==> flow/design.v <==
module traffic (
	clk,
	button,
	sensor,
	red,
	amber,
	green
);
input clk, button, sensor;
output red, amber, green;
wire clk, button, sensor;
reg red, amber, green;
reg [2:0] mode;
reg [4:0] count;
	initial begin
		red = 0;
		amber = 0;
		green = 1;
		mode = 0;
		count = 0;
	end
	always @ (posedge clk)
		if (mode == 0) begin
			if (button) begin
				amber <= 1;
				green <= 0;
				mode <= 1;
			end
			else begin
				green <= 1;
			end
		end
		else if (mode == 1) begin
			red <= 1;
			amber <= 0;
			mode <= 2;
		end
		else if (mode == 2) begin
			if (count < 4) begin
				count <= count + 1;
			end
			else begin
				count <= 0;
				amber <= 1;
				red <= 0;
				mode <= 3;
			end
		end
		else if (mode == 3) begin
			if (count < 8) begin
				amber = ~amber;
				count <= count + 1;
			end
			else begin
				if (sensor) begin
					amber = ~amber;
				end
				else begin
					count <= 0;
					green <= 1;
					amber <= 0;
					mode <= 4;
				end
			end
		end
		else if (mode == 4) begin
			if (count < 16) begin
				green <= 1;
				count <= count + 1;
			end
			else begin
				mode <= 0;
				count <= 0;
			end
		end
endmodule
* Reports on traffic
Tool output for the design above, in the order of the flow. Lines are those of the file above, counted from 1. Cell names lack the library's common part. Not given: --
Inputs: design top traffic, clock port clk, library sky130hd, corner tt_025C_1v80

* Word-level counts
Counts by Yosys on the flattened word-level netlist (proc, flatten, opt, wreduce; memories kept). Register bits leave out memories and registers merged into their read ports (data or address). Print and check cells are left out. Cells with the same type and inputs are merged into one.
Cells by class: magnitude comparators 3, equal/unequal tests 15, reductions and logical operators 12, add/subtract/negate cells 1, muxes and demuxes 36, bitwise operators 3
Operators with widths (count):
- 5-bit two-way mux | 7
- 3-bit two-way mux | 10
- 1-bit two-way mux | 19
- 5-bit != test with constant B | 3
- 6-bit AND reduction | 2
- 3-bit nonzero test | 3
- 2-bit != test with constant B | 4
- 3-bit by 2-bit equality test with 1-bit output with constant B | 2
- 3-bit != test with constant B | 2
- 3-bit AND reduction | 2
- 5-bit by 1-bit adder with 5-bit output with constant B | 1
- 5-bit by 3-bit less-than comparator with 1-bit output with constant B | 1
- 5-bit by 4-bit less-than comparator with 1-bit output with constant B | 1
- 5-bit less-than comparator with constant B | 1
- 5-bit nonzero test | 1
- 4-bit by 3-bit != test with 1-bit output with constant B | 1
- 4-bit != test with constant B | 1
- 4-bit AND reduction | 1
- 4-bit nonzero test | 1
- 1-bit inverter | 3
- 3-bit by 1-bit equality test with 1-bit output with constant B | 1
- 3-bit equality test with constant B | 1
- 3-bit zero test | 1
- 2-bit nonzero test | 1
Storage and ports: bits of input ports 3, register bits after elaboration 11, cells after elaboration 75

* Depth
Yosys ltp: most cells in a row. Word level: on the elaborated netlist, between registers, memories and ports. Mapped: between sequential cells and ports; inverters and the memories' decode and read muxes count.
Logic depth: depth after elaboration 7, ABC_AREA 0, gate-level depth with buffers 5, depth with buffers taken out 5

* Netlist
Source: synth_stat.txt of the flow (Yosys; design flattened, memories mapped). It holds for the ABC_AREA given above (unset counts as 0); a run with the other value may have another netlist.
Cell types (count):
- edfxtp_1 | 11
- a21oi_1 | 6
- ha_1 | 2
- nand2b_1 | 4
- nor2_1 | 5
- xnor2_1 | 2
- nand2_1 | 4
- nor3b_1 | 2
- o21bai_1 | 2
- or2_1 | 2
- buf_6 | 1
- inv_1 | 3
- or4_4 | 1
- buf_2 | 2
- nand3_1 | 2
- nor3_1 | 2
- a2111oi_0 | 1
- a22o_1 | 1
Not listed: further types 9, cells in them 9.
Synthesis totals: mapped flip-flops 11, chip area (Yosys) 645.6 sq um, buffers 3, cell count 62, sequential part of the area 330.3 sq um

* Path before layout
Source: OpenSTA report_checks on the synthesized netlist (no wires, ideal clock, input and output delay 20% of the period each), path of least setup slack; recovery checks are left aside. Register names are those of the netlist, which keeps one name where synthesis merged equal registers.
Timing path after synthesis: kind flip-flop to flip-flop, start register mode[0], end register mode[0], setup time 0.334 ns, setup slack 0.263 ns, buffers on the path 1, stages 5, launch time at the first pin 0.000 ns, arrival time 1.144 ns, path delay 1.478 ns, period 1.74 ns, period reached after synthesis 1.477 ns
"path delay" = arrival - input delay + setup time. "stages" counts driving pins, that of a launching flip-flop among them; a cell with two outputs on the path counts twice. "period reached after synthesis" = period - worst setup slack (recovery checks aside). The figure is calculated, with input and output delays left at 20% of the set period. The rows between start and end are the longest chain of elaborated cells between them; the timing report does not say that the signal goes this way. Where chains are equally long, one stands for them. Each line given opens the expression or statement behind the cell; cells for indexed reads and writes are added by Yosys, which also makes memories of some case tables. A register here has more assigning lines than the two given. Only ways into the end's enable, where the timed path ends, are counted here.
Between the ends, after synthesis: path through edfxtp_1 > buf_6 > inv_4 > or4_4 > o211ai_1, cells in the longest elaborated chain 3, elaborated cells on any way between the ends 12, source lines of those cells 5, those cells by class eq/ne (9); reduce/logical (3)
RTL lines, path after synthesis:
- start: declaration | line 13 | reg [2:0] mode;
- start: assignment | line 27 | mode <= 1;
- start: assignment | line 36 | mode <= 2;
- 3-bit zero test | line 23 | if (mode == 0) begin
- 4-bit != test
- 6-bit AND reduction
- end: assignment | line 27
- end: assignment | line 36
- end: declaration | line 13

* Worst path after layout
Path of least setup slack in the final report of run A (OpenROAD, finished layout, wires in). Where an end is a register, its clock arrival counts in the times.
Timing path after layout: kind flip-flop to flip-flop, start register mode[2], end register mode[1], setup slack -0.11 ns, setup time 0.28 ns, buffers on the path 1, arrival time 1.54 ns, launch time at the first pin 0.28 ns, stages 4, period 1.42 ns
The rows between start and end are the longest chain of elaborated cells between them; the timing report does not say that the signal goes this way. Where chains are equally long, one stands for them. A register here has more assigning lines than the two given. Only ways into the end's enable, where the timed path ends, are counted here.
Between the ends, after layout: path through edfxtp_1 > or4_4 > o211ai_1 > buf_4, cells in the longest elaborated chain 3, elaborated cells on any way between the ends 12, source lines of those cells 5, those cells by class eq/ne (9); reduce/logical (3)
RTL lines, path after layout:
- start: declaration | line 13 | reg [2:0] mode;
- start: assignment | line 27 | mode <= 1;
- start: assignment | line 36 | mode <= 2;
- 3-bit zero test | line 23 | if (mode == 0) begin
- 4-bit != test
- 6-bit AND reduction
- end: assignment | line 27
- end: assignment | line 36
- end: declaration | line 13

Add stored flow runs of traffic

Top module traffic; platform sky130hd; tools Yosys and OpenROAD; 2 stored runs in no particular order. Input and output delays are each 20% of the period that was set; the output load is 0.01 pF.
"achieved clock period" is the run's clock period less its worst setup slack. It is reckoned from that one timing run; input and output delays stay at 20% of the period that was set.
By "critical setup path time" is meant the share of the clock period that the worst setup path is allowed (20% is reserved at inputs, 20% at outputs), minus its slack. Clock arrival times at its registers enter into it.
By "power" is meant OpenSTA's value without simulated activity: inputs other than the clock are taken to toggle once in ten clock periods, and the tool carries that through the logic.

[run A] flow files
==> flow/run.sh <==
#!/bin/bash
# the make line also repeats the synthesis and layout settings of config.mk as NAME=value (left out here)
make -C /OpenROAD-flow-scripts/flow DESIGN_CONFIG=/design/flow/config.mk WORK_HOME=/design/flow/orfs CLKGATE_MAP_FILE= finish
==> flow/config.mk <==
export PLATFORM = sky130hd
export DESIGN_NAME = traffic
export DESIGN_NICKNAME = traffic
export VERILOG_FILES = /design/flow/design.v
export SDC_FILE = /design/flow/constraint.sdc
export NUM_CORES = 4
export LEC_CHECK = 0
export CAP_MARGIN = 20
export CELL_PAD_IN_SITES_GLOBAL_PLACEMENT = 0
export CORE_ASPECT_RATIO = 1.01
export CORE_MARGIN = 2
export CORE_UTILIZATION = 29
export CTS_CLUSTER_SIZE = 17
export GPL_ROUTABILITY_DRIVEN = 1
export GPL_TIMING_DRIVEN = 0
export MIN_ROUTING_LAYER = met2
export PLACE_DENSITY_LB_ADDON = 0.29
export SETUP_SLACK_MARGIN = 0.01
export SLEW_MARGIN = 20
==> flow/constraint.sdc <==
create_clock -name core_clock -period 1.42 [get_ports {clk}]
set_input_delay 0.2840 -clock core_clock [delete_from_list [all_inputs] [get_ports {clk}]]
set_output_delay 0.2840 -clock core_clock [all_outputs]
set_load 0.01 [all_outputs]

[run A] result: mapped cell area after synthesis 645.6 sq um; area inside the die boundary 2619.8 sq um; standard-cell area after layout 952.2 sq um; final design utilization 44.3%; setup slack of the critical path -0.112 ns; sum of negative setup slack -0.375 ns; final worst hold slack 0.634 ns; power 2543 µW; achieved clock period 1.532 ns; critical setup path time 1.53 ns; critical path kind flip-flop to flip-flop

[run B] flow files
==> flow/run.sh <==
#!/bin/bash
# the make line also repeats the synthesis and layout settings of config.mk as NAME=value (left out here)
make -C /OpenROAD-flow-scripts/flow DESIGN_CONFIG=/design/flow/config.mk WORK_HOME=/design/flow/orfs CLKGATE_MAP_FILE= finish
==> flow/config.mk <==
export PLATFORM = sky130hd
export DESIGN_NAME = traffic
export DESIGN_NICKNAME = traffic
export VERILOG_FILES = /design/flow/design.v
export SDC_FILE = /design/flow/constraint.sdc
export NUM_CORES = 4
export LEC_CHECK = 0
export ABC_AREA = 1
export CAP_MARGIN = 35
export CORE_ASPECT_RATIO = 1.29
export CORE_MARGIN = 2
export CORE_UTILIZATION = 62
export GPL_ROUTABILITY_DRIVEN = 1
export SETUP_SLACK_MARGIN = 0.13
export SLEW_MARGIN = 20
==> flow/constraint.sdc <==
create_clock -name core_clock -period 1.7 [get_ports {clk}]
set_input_delay 0.3400 -clock core_clock [delete_from_list [all_inputs] [get_ports {clk}]]
set_output_delay 0.3400 -clock core_clock [all_outputs]
set_load 0.01 [all_outputs]

[run B] result: did not finish, floorplanning stopped with PDN-0185
